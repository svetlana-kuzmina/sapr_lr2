==> flow/design.v <==
module apb_downcounter #(
    parameter ADDR_WIDTH = 4,    
    parameter DATA_WIDTH = 32    
)(
    input  logic                  PCLK,       
    input  logic                  PRESETn,    
    input  logic                  PSEL,       
    input  logic                  PENABLE,    
    input  logic                  PWRITE,     
    input  logic [ADDR_WIDTH-1:0] PADDR,      
    input  logic [DATA_WIDTH-1:0] PWDATA,     
    output logic [DATA_WIDTH-1:0] PRDATA,     
    output logic                  PREADY,     
    output logic                  PSLVERR     
);
    localparam logic [ADDR_WIDTH-1:0] ADDR_CTRL = 'h0;
    localparam logic [ADDR_WIDTH-1:0] ADDR_MAX  = 'h4;
    localparam logic [ADDR_WIDTH-1:0] ADDR_CUR  = 'h8;
    logic [DATA_WIDTH-1:0] reg_ctrl;    
    logic [DATA_WIDTH-1:0] reg_max;     
    logic [DATA_WIDTH-1:0] reg_cur;     
    logic [3:0] tick;  
    assign PREADY  = 1'b1;   
    assign PSLVERR = 1'b0;   
    always_ff @(posedge PCLK or negedge PRESETn) begin
        if (!PRESETn) begin  
            reg_ctrl <= '0;
            reg_max  <= '0;
            reg_cur  <= '0;
        end else begin
            if (PSEL && PENABLE && PWRITE) begin     
                case (PADDR)
                    ADDR_CTRL: begin
                        reg_ctrl <= PWDATA;
                        if (PWDATA[1]) begin     
                            reg_cur <= reg_max;
                        end
                    end
                    ADDR_MAX: begin
                        reg_max <= PWDATA;
                    end
                    default: ;
                endcase
            end
            if (reg_ctrl[0] && !reg_ctrl[1]) begin   
                tick <= tick + 1;
                if (tick == 4'd9) begin    
                    if (reg_cur != 0) reg_cur <= reg_cur - 1;
                        tick <= 0;
                    end
            end else begin
                tick <= 0;  
            end
        end
    end
    always_comb begin
        PRDATA = '0;
        if (PSEL && PENABLE && !PWRITE) begin
            case (PADDR)
                ADDR_CTRL: PRDATA = reg_ctrl;
                ADDR_MAX:  PRDATA = reg_max;
                ADDR_CUR:  PRDATA = reg_cur;
                default:   PRDATA = '0;
            endcase
        end
    end
endmodule
Tool chain data of apb_downcounter
Tool output for the design above, in the order of the flow.
Line numbers count from 1 in the design file above.
{"block": "inputs", "top_module": "apb_downcounter", "clk_port": "PCLK", "cell_library": "sky130hd", "corner": "tt_025C_1v80"}

Word level
Source: Yosys, flattened and elaborated, memories not mapped. Widths are those after wreduce. Registers that Yosys merges into a memory's read port (data or address) are not register bits. Print and check cells do not count. Equal cells are merged and count once.
{"block": "word_totals", "inputBits": 41, "output_inout_bits": 34, "word_cells": 29, "ff_bits": 100}
{"block": "classes", "mux": 8, "n_eq": 3, "n_reduce_logical": 11, "n_addsub": 2, "logic": 1}
{"block": "ops", "operator": "2-to-1 mux 32 bit", "count": 7}
{"block": "ops", "operator": "case mux 32 bit (select 3 bit)", "count": 1}
{"block": "ops", "operator": "subtractor 32 x 1 -> 32 bit with constant B", "count": 1}
{"block": "ops", "operator": "nonzero test 32 bit", "count": 1}
{"block": "ops", "operator": "equality test 4 bit with constant B", "count": 2}
{"block": "ops", "operator": "logical AND 1 bit", "count": 4}
{"block": "ops", "operator": "AND reduction 2 bit", "count": 2}
{"block": "ops", "operator": "adder 4 x 1 -> 4 bit with constant B", "count": 1}
{"block": "ops", "operator": "equality test 4 x 3 -> 1 bit with constant B", "count": 1}
{"block": "ops", "operator": "zero test 4 bit", "count": 1}
{"block": "ops", "operator": "zero test 1 bit", "count": 2}
{"block": "ops", "operator": "OR reduction 2 bit", "count": 1}
{"block": "ops", "operator": "NOT 1 bit", "count": 1}

Depth
Yosys ltp: most cells in a row. Word level: on the elaborated netlist, between registers, memories and ports. Mapped: between sequential cells and ports; inverters and the memories' decode and read muxes count.
{"block": "depth", "word_depth": 6, "ABC_AREA": 0, "mapped_depth": 10, "depth_no_buf": 8}

Synthesis result
Source: synth_stat.txt of the flow (Yosys; design flattened, memories mapped). It holds for the ABC_AREA given above (unset counts as 0); a run with the other value may have another netlist.
{"block": "synth_totals", "area_um2": 5190.0, "cell_count": 499, "sequential_area_um2": 2522.4, "flip_flops": 100, "buffers": 32}
{"block": "by_type", "type": "sky130_fd_sc_hd__dfrtp_1", "count": 96, "type_area_um2": 2.4E+03}
{"block": "by_type", "type": "sky130_fd_sc_hd__mux2_2", "count": 64, "type_area_um2": 720.691}
{"block": "by_type", "type": "sky130_fd_sc_hd__a22oi_1", "count": 33, "type_area_um2": 247.738}
{"block": "by_type", "type": "sky130_fd_sc_hd__a21oi_1", "count": 46, "type_area_um2": 230.221}
{"block": "by_type", "type": "sky130_fd_sc_hd__nand2_1", "count": 58, "type_area_um2": 217.709}
{"block": "by_type", "type": "sky130_fd_sc_hd__edfxtp_1", "count": 4, "type_area_um2": 120.115}
{"block": "by_type", "type": "sky130_fd_sc_hd__nor2_1", "count": 27, "type_area_um2": 101.347}
{"block": "by_type", "type": "sky130_fd_sc_hd__nand3_1", "count": 14, "type_area_um2": 70.067}
{"block": "by_type", "type": "sky130_fd_sc_hd__nor3_1", "count": 14, "type_area_um2": 70.067}
{"block": "by_type", "type": "sky130_fd_sc_hd__clkbuf_1", "count": 17, "type_area_um2": 63.811}
{"block": "by_type", "type": "sky130_fd_sc_hd__nor4_1", "count": 10, "type_area_um2": 62.56}
{"block": "by_type", "type": "sky130_fd_sc_hd__o211ai_1", "count": 8, "type_area_um2": 60.058}
{"block": "by_type", "type": "sky130_fd_sc_hd__o21ai_0", "count": 12, "type_area_um2": 60.058}
{"block": "by_type", "type": "sky130_fd_sc_hd__buf_6", "count": 5, "type_area_um2": 56.304}
{"block": "by_type", "type": "sky130_fd_sc_hd__ha_1", "count": 4, "type_area_um2": 50.048}
{"block": "by_type", "type": "sky130_fd_sc_hd__or4_1", "count": 6, "type_area_um2": 45.043}
{"block": "by_type", "type": "sky130_fd_sc_hd__a211oi_1", "count": 5, "type_area_um2": 37.536}
{"block": "by_type", "type": "sky130_fd_sc_hd__buf_4", "count": 5, "type_area_um2": 37.536}
Not listed: further types 37, cells in them 71.

Path before layout
Source: OpenSTA report_checks on the synthesized netlist (no wires, ideal clock, input and output delay 20% of the period each), path of least setup slack; recovery checks are left aside. Register names are those of the netlist, which keeps one name where synthesis merged equal registers.
{"block": "synth_path", "path_type": "reg-to-reg", "from": "reg reg_cur[8]", "to": "reg reg_cur[17]", "t_required_ns": 2.826, "arrival_ns": 2.550, "period_ns": 2.95, "delay_ns": 2.674, "slack_ns": 0.276, "stages": 10, "t_first_pin_ns": 0.000, "setup_time_ns": 0.124, "path_buffers": 4, "synth_period_reached_ns": 2.674}
"delay_ns" is the arrival time less input delay plus setup time.
"stages" counts driving pins, that of a launching flip-flop among them; a cell with two outputs on the path counts twice.
"synth_period_reached_ns" = period - worst setup slack (recovery checks aside). The figure is calculated, with input and output delays left at 20% of the set period.
The rows between start and end are the longest chain of elaborated cells between them; the timing report does not say that the signal goes this way. Where chains are equally long, one stands for them.
A line is the first line of the expression or statement that the cell stems from. Yosys adds cells for indexed reads and writes and turns some case tables into memories.
A register here has more assigning lines than the two given.
{"block": "synth_via", "cell_sequence": "sky130_fd_sc_hd__dfrtp_1 -> sky130_fd_sc_hd__buf_6 -> sky130_fd_sc_hd__or4_4 -> sky130_fd_sc_hd__or4_1 -> sky130_fd_sc_hd__buf_4 -> sky130_fd_sc_hd__o31a_4 -> sky130_fd_sc_hd__buf_6 -> sky130_fd_sc_hd__buf_6 -> sky130_fd_sc_hd__a311oi_2 -> sky130_fd_sc_hd__nor2_1", "elab_chain_len": 4, "cells_between": 5, "lines_between": 3, "classes_between": "add/sub (1); mux (3); reduce/logical (1)"}
{"block": "synth_rtl", "element": "from (decl)", "line": 21, "rtl": "logic [DATA_WIDTH-1:0] reg_cur;"}
{"block": "synth_rtl", "element": "from (assign)", "line": 36, "rtl": "reg_cur <= reg_max;"}
{"block": "synth_rtl", "element": "from (assign)", "line": 48, "rtl": "if (reg_cur != 0) reg_cur <= reg_cur - 1;"}
{"block": "synth_rtl", "element": "subtractor 32 x 1 -> 32 bit", "line": 48}
{"block": "synth_rtl", "element": "2-to-1 mux 32 bit", "line": 48}
{"block": "synth_rtl", "element": "2-to-1 mux 32 bit", "line": 47, "rtl": "if (tick == 4'd9) begin"}
{"block": "synth_rtl", "element": "2-to-1 mux 32 bit", "line": 45, "rtl": "if (reg_ctrl[0] && !reg_ctrl[1]) begin"}
{"block": "synth_rtl", "element": "to (assign)", "line": 36}
{"block": "synth_rtl", "element": "to (assign)", "line": 48}
{"block": "synth_rtl", "element": "to (decl)", "line": 21}

Worst path after layout
From the final timing report of entry A: the path of least setup slack in the routed layout; clock arrival at registers is part of the times.
{"block": "layout_path", "path_type": "reg-to-reg", "from": "reg reg_cur[15]", "to": "reg reg_cur[24]", "t_required_ns": 2.86, "setup_time_ns": 0.11, "path_buffers": 1, "stages": 8, "t_first_pin_ns": 0.35, "slack_ns": -0.01, "arrival_ns": 2.87, "period_ns": 2.63}
The rows between start and end are the longest chain of elaborated cells between them; the timing report does not say that the signal goes this way. Where chains are equally long, one stands for them.
A register here has more assigning lines than the two given.
{"block": "layout_via", "cell_sequence": "sky130_fd_sc_hd__dfrtp_1 -> sky130_fd_sc_hd__or4_4 -> sky130_fd_sc_hd__or4_4 -> sky130_fd_sc_hd__buf_6 -> sky130_fd_sc_hd__o31ai_4 -> sky130_fd_sc_hd__nand2_2 -> sky130_fd_sc_hd__o211a_1 -> sky130_fd_sc_hd__a211o_1", "elab_chain_len": 4, "cells_between": 5, "lines_between": 3, "classes_between": "add/sub (1); mux (3); reduce/logical (1)"}
{"block": "layout_rtl", "element": "from (decl)", "line": 21, "rtl": "logic [DATA_WIDTH-1:0] reg_cur;"}
{"block": "layout_rtl", "element": "from (assign)", "line": 36, "rtl": "reg_cur <= reg_max;"}
{"block": "layout_rtl", "element": "from (assign)", "line": 48, "rtl": "if (reg_cur != 0) reg_cur <= reg_cur - 1;"}
{"block": "layout_rtl", "element": "subtractor 32 x 1 -> 32 bit", "line": 48}
{"block": "layout_rtl", "element": "2-to-1 mux 32 bit", "line": 48}
{"block": "layout_rtl", "element": "2-to-1 mux 32 bit", "line": 47, "rtl": "if (tick == 4'd9) begin"}
{"block": "layout_rtl", "element": "2-to-1 mux 32 bit", "line": 45, "rtl": "if (reg_ctrl[0] && !reg_ctrl[1]) begin"}
{"block": "layout_rtl", "element": "to (assign)", "line": 36}
{"block": "layout_rtl", "element": "to (assign)", "line": 48}
{"block": "layout_rtl", "element": "to (decl)", "line": 21}

Ticket comment

Stored flow runs of apb_downcounter (2 of them; Yosys, OpenROAD, sky130hd). They differ in their settings and are not a sequence. Constraints: input delay and output delay 20% of the set period each, output load 0.01 pF.
"clock_period_reached_ns" is the run's clock period less its worst setup slack. It is reckoned from that one timing run; input and output delays stay at 20% of the period that was set.
"timing.worst_path_ns": the worst setup path's part of the clock period (all of it between registers, 20% less for each end at a port) less its slack. A launch clock that arrives late makes it longer, a capture clock that arrives late makes it shorter.
"totalPower_mw" is the tool's figure for a default switching activity; nothing was simulated.

{"run": "entry A", "settings": { "period_ns": 2.63, "CORE_UTILIZATION": 43, "PLACE_DENSITY_LB_ADDON": 0.27, "CELL_PAD_IN_SITES_GLOBAL_PLACEMENT": 0, "CELL_PAD_IN_SITES_DETAIL_PLACEMENT": 0, "TNS_END_PERCENT": 5, "ABC_AREA": 0, "GPL_ROUTABILITY_DRIVEN": 1, "CAP_MARGIN": 35, "SLEW_MARGIN": 25, "CORE_MARGIN": 2 }, "results": { "setup_tns_ns": -0.017, "die_footprint_um2": 12964.1, "post_route_util_pct": 58.2, "clock_period_reached_ns": 2.641, "timing.worst_path_ns": 2.64, "worstPathKind": "reg-to-reg", "synth_area_um2": 5190.0, "cell_area_final_um2": 6930.4, "totalPower_mw": 3.789, "final_setup_ws_ns": -0.011 }}
{"run": "entry B", "settings": { "period_ns": 2.92, "SETUP_SLACK_MARGIN": 0.42, "CAP_MARGIN": 20, "CORE_MARGIN": 2, "CORE_UTILIZATION": 40, "SLEW_MARGIN": 20 }, "results": { "setup_tns_ns": 0.000, "die_footprint_um2": 13901.6, "post_route_util_pct": 55.7, "clock_period_reached_ns": 2.566, "timing.worst_path_ns": 2.57, "worstPathKind": "reg-to-reg", "synth_area_um2": 5190.0, "cell_area_final_um2": 7029.2, "totalPower_mw": 3.483, "final_setup_ws_ns": 0.354 }}
